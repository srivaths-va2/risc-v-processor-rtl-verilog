==> flow/design.v <==
module INST_MEMORY (
    input[31:0] PC,
    input reset,
    output[31:0] instruction_word
);
    reg[31:0] Memory[9:0];        
    assign instruction_word = Memory[PC];
    always@(reset)
        begin
            if(reset == 1'b1)
                begin
                    Memory[0] = 32'b0;
                    Memory[1] = 32'b01;
                    Memory[2] = 32'b10;
                    Memory[3] = 32'b11;
                    Memory[4] = 32'b100;
                    Memory[5] = 32'b101;
                    Memory[6] = 32'b110;
                    Memory[7] = 32'b111;
                    Memory[8] = 32'b1000;
                    Memory[9] = 32'b1001;
                end
        end
endmodule
module IFU (
    input clk,
    input reset,
    output[31:0] instruction_word
);
    INST_MEMORY instruction_memory(PC, reset, instruction_word);
    reg[31:0] PC = 32'b0;
    always@(posedge clk, posedge reset)
        begin
            if(reset == 1'b1)
                PC <= 32'b0;             
            else if(reset == 1'b0)
                PC <= PC + 1;            
        end
endmodule
## Tool chain data of IFU

Tool output for the design above, in the order of the flow.
Line numbers count from 1 in the design file above.
Operators carry their Yosys type and port widths (W data, S select, Z words).
Cell names lack the library's common part.
The mark n/a stands for no value.

- Top: IFU
- Clock input: clk
- Standard-cell library: sky130hd
- Corner: tt_025C_1v80

## After elaboration

Yosys after proc, flatten, opt, wreduce and memory -nomap, before mapping. Enables and synchronous resets that opt folds into registers are not counted as muxes. Print and check cells are not counted. Equal cells are merged and count once.

- Register bits after elaboration: 32
- Bits in latches: 0
- Bits in writable memories: 0
- ROM bits: 0
- Word width x clocked read ports: 0
- Memories kept: 0
- Bits of input ports: 2
- Cells after elaboration: 13

- $add $sub $neg: 1
- $mul: 0
- Divide/modulo/power cells: 0
- Order comparisons: 0
- Eq/ne operators: 9
- Shifts and indexed selects: 0
- Muxes and demuxes: 1
- Bitwise gates (word level): 0
- Reductions and logical operators: 1

Operators by type and width:

| operator | count |
|---|---|
| $pmux W32 S10 | 1 |
| $add A32 B1 Y32 const B | 1 |
| $eq A4 B3 Y1 const B | 4 |
| $eq A4 B2 Y1 const B | 2 |
| $eq A4 B4 Y1 const B | 2 |
| $eq A4 B1 Y1 const B | 1 |
| $logic_not A4 Y1 | 1 |

## Longest topological paths

Longest topological path by Yosys (ltp), each cell counted once; first at word level (registers and memories cut), then after technology mapping (sequential cells cut; the memories' decode and read muxes count).

- Depth after elaboration: 2
- ABC_AREA: 0
- Depth in mapped cells: 4

## After synthesis

The flow's flattened synthesis, as Yosys stat reports it; memories are mapped. The netlist is that of the ABC_AREA named above (0 if unset); the other value can give another one.

- Cells in the netlist: 55
- Cell area after synthesis: 471.7 um^2
- Flip-flops: 4
- Buffers: 28

Cell types:

| cell | count | total area (um^2) |
|---|---|---|
| buf_4 | 28 | 210.202 |
| dfrtp_1 | 4 | 100.096 |
| ha_1 | 4 | 50.048 |
| xnor2_1 | 3 | 26.275 |
| inv_1 | 4 | 15.014 |
| nor2_1 | 4 | 15.014 |
| nand2b_1 | 2 | 12.512 |
| mux2_2 | 1 | 11.261 |
| nand4b_1 | 1 | 8.758 |
| nor3b_1 | 1 | 7.507 |
| o22ai_1 | 1 | 6.256 |
| a21oi_1 | 1 | 5.005 |
| conb_1 | 1 | 3.754 |

The figures by module come from a second, unflattened synthesis with its own total; it is not the netlist above.

- Cell total of the unflattened synthesis: 158
- Area (unflattened synthesis): 1729.2 um^2

Rows give one instance, submodules left out.

Modules:

| module | times used | cells | area (um^2) | sequential area (um^2) |
|---|---|---|---|---|
| IFU | 1 | 124 | 1478.9 | 800.8 |
| INST_MEMORY | 1 | 34 | 250.2 | 0.0 |

## Timing after synthesis

Source: OpenSTA report_checks on the synthesized netlist (no wires, ideal clock, input and output delay 20% of the period each), path of least setup slack; recovery checks are left aside. Register names are those of the netlist, which keeps one name where synthesis merged equal registers.

- Path type: flip-flop to output port
- Start: reg PC[1]
- End: out instruction_word[3]
- Period: 1.5 ns
- Output delay: 0.300 ns
- Launch time at the first pin: 0.000 ns
- Arrival time: 1.013 ns
- Data required time: 1.200 ns
- Path slack: 0.187 ns
- Delay of the path: 1.013 ns
- Stages: 5
- Path buffers: 0
- Period reached after synthesis: 1.313 ns

"delay of the path" = arrival - input delay + setup time.
A path that ends at an output port has no setup time.
"stages" counts driving pins, that of a launching flip-flop among them; a cell with two outputs on the path counts twice.
"period reached after synthesis" is the clock period less the worst setup slack; recovery checks do not enter. This is arithmetic on one report: input and output delays are still those of the set period (20% each).
Between the ends stands the longest chain of elaborated cells between them, by number of cells; it is not shown to be the way that was timed. Of several equally long chains one is given.
Each line given opens the expression or statement behind the cell; cells for indexed reads and writes are added by Yosys, which also makes memories of some case tables.

- Path through: dfrtp_1 > inv_1 > ha_1 > nor2_1 > nor3b_1
- Cells in the longest elaborated chain: 2
- Elaborated cells between the ends (all ways): 11
- RTL lines with such cells: 1
- Those cells by class: 9 x eq/ne; 1 x mux; 1 x reduce/logical

RTL lines, path after synthesis:

| element | RTL line | source |
|---|---|---|
| start: declaration | 31 | `reg[31:0] PC = 32'b0;` |
| start: assignment | 35 | `PC <= 32'b0;` |
| start: assignment | 37 | `PC <= PC + 1;` |
| $eq A4 B4 Y1 | 7 | `assign instruction_word = Memory[PC];` |
| $pmux W32 S10 | 7 |  |
| end: declaration | 28 | `output[31:0] instruction_word` |

# Flow runs of IFU

IFU on sky130hd: 2 stored runs with different settings, listed in no order. Input and output delays are each 20% of the period that was set; the output load is 0.01 pF.
Settings: . = not set for that run.

| item | run 1 | run 2 |
|---|---|---|
| period_ns | 1.08 | 1.26 |
| CORE_UTILIZATION | 49 | 68 |
| SETUP_SLACK_MARGIN | -0.06 | -0.04 |
| PLACE_DENSITY | 0.82 | . |
| CORE_ASPECT_RATIO | 1.25 | 0.8 |
| CELL_PAD_IN_SITES_GLOBAL_PLACEMENT | 3 | . |
| TNS_END_PERCENT | 90 | 95 |
| GPL_TIMING_DRIVEN | 0 | . |
| CTS_CLUSTER_DIAMETER | 368 | . |
| SLEW_MARGIN | 15 | 5 |
| MIN_ROUTING_LAYER | met1 | met2 |
| CAP_MARGIN | 20 | 20 |
| CORE_MARGIN | 2 | 2 |
| PLACE_DENSITY_LB_ADDON | . | 0.11 |
| CELL_PAD_IN_SITES_DETAIL_PLACEMENT | . | 1 |
| ABC_AREA | . | 0 |
| GPL_ROUTABILITY_DRIVEN | . | 1 |
| CTS_CLUSTER_SIZE | . | 93 |
| MAX_ROUTING_LAYER | . | met4 |

Run 1: incomplete, floorplanning halted on PDN-0185
Run 2: incomplete, floorplanning halted on PDN-0185
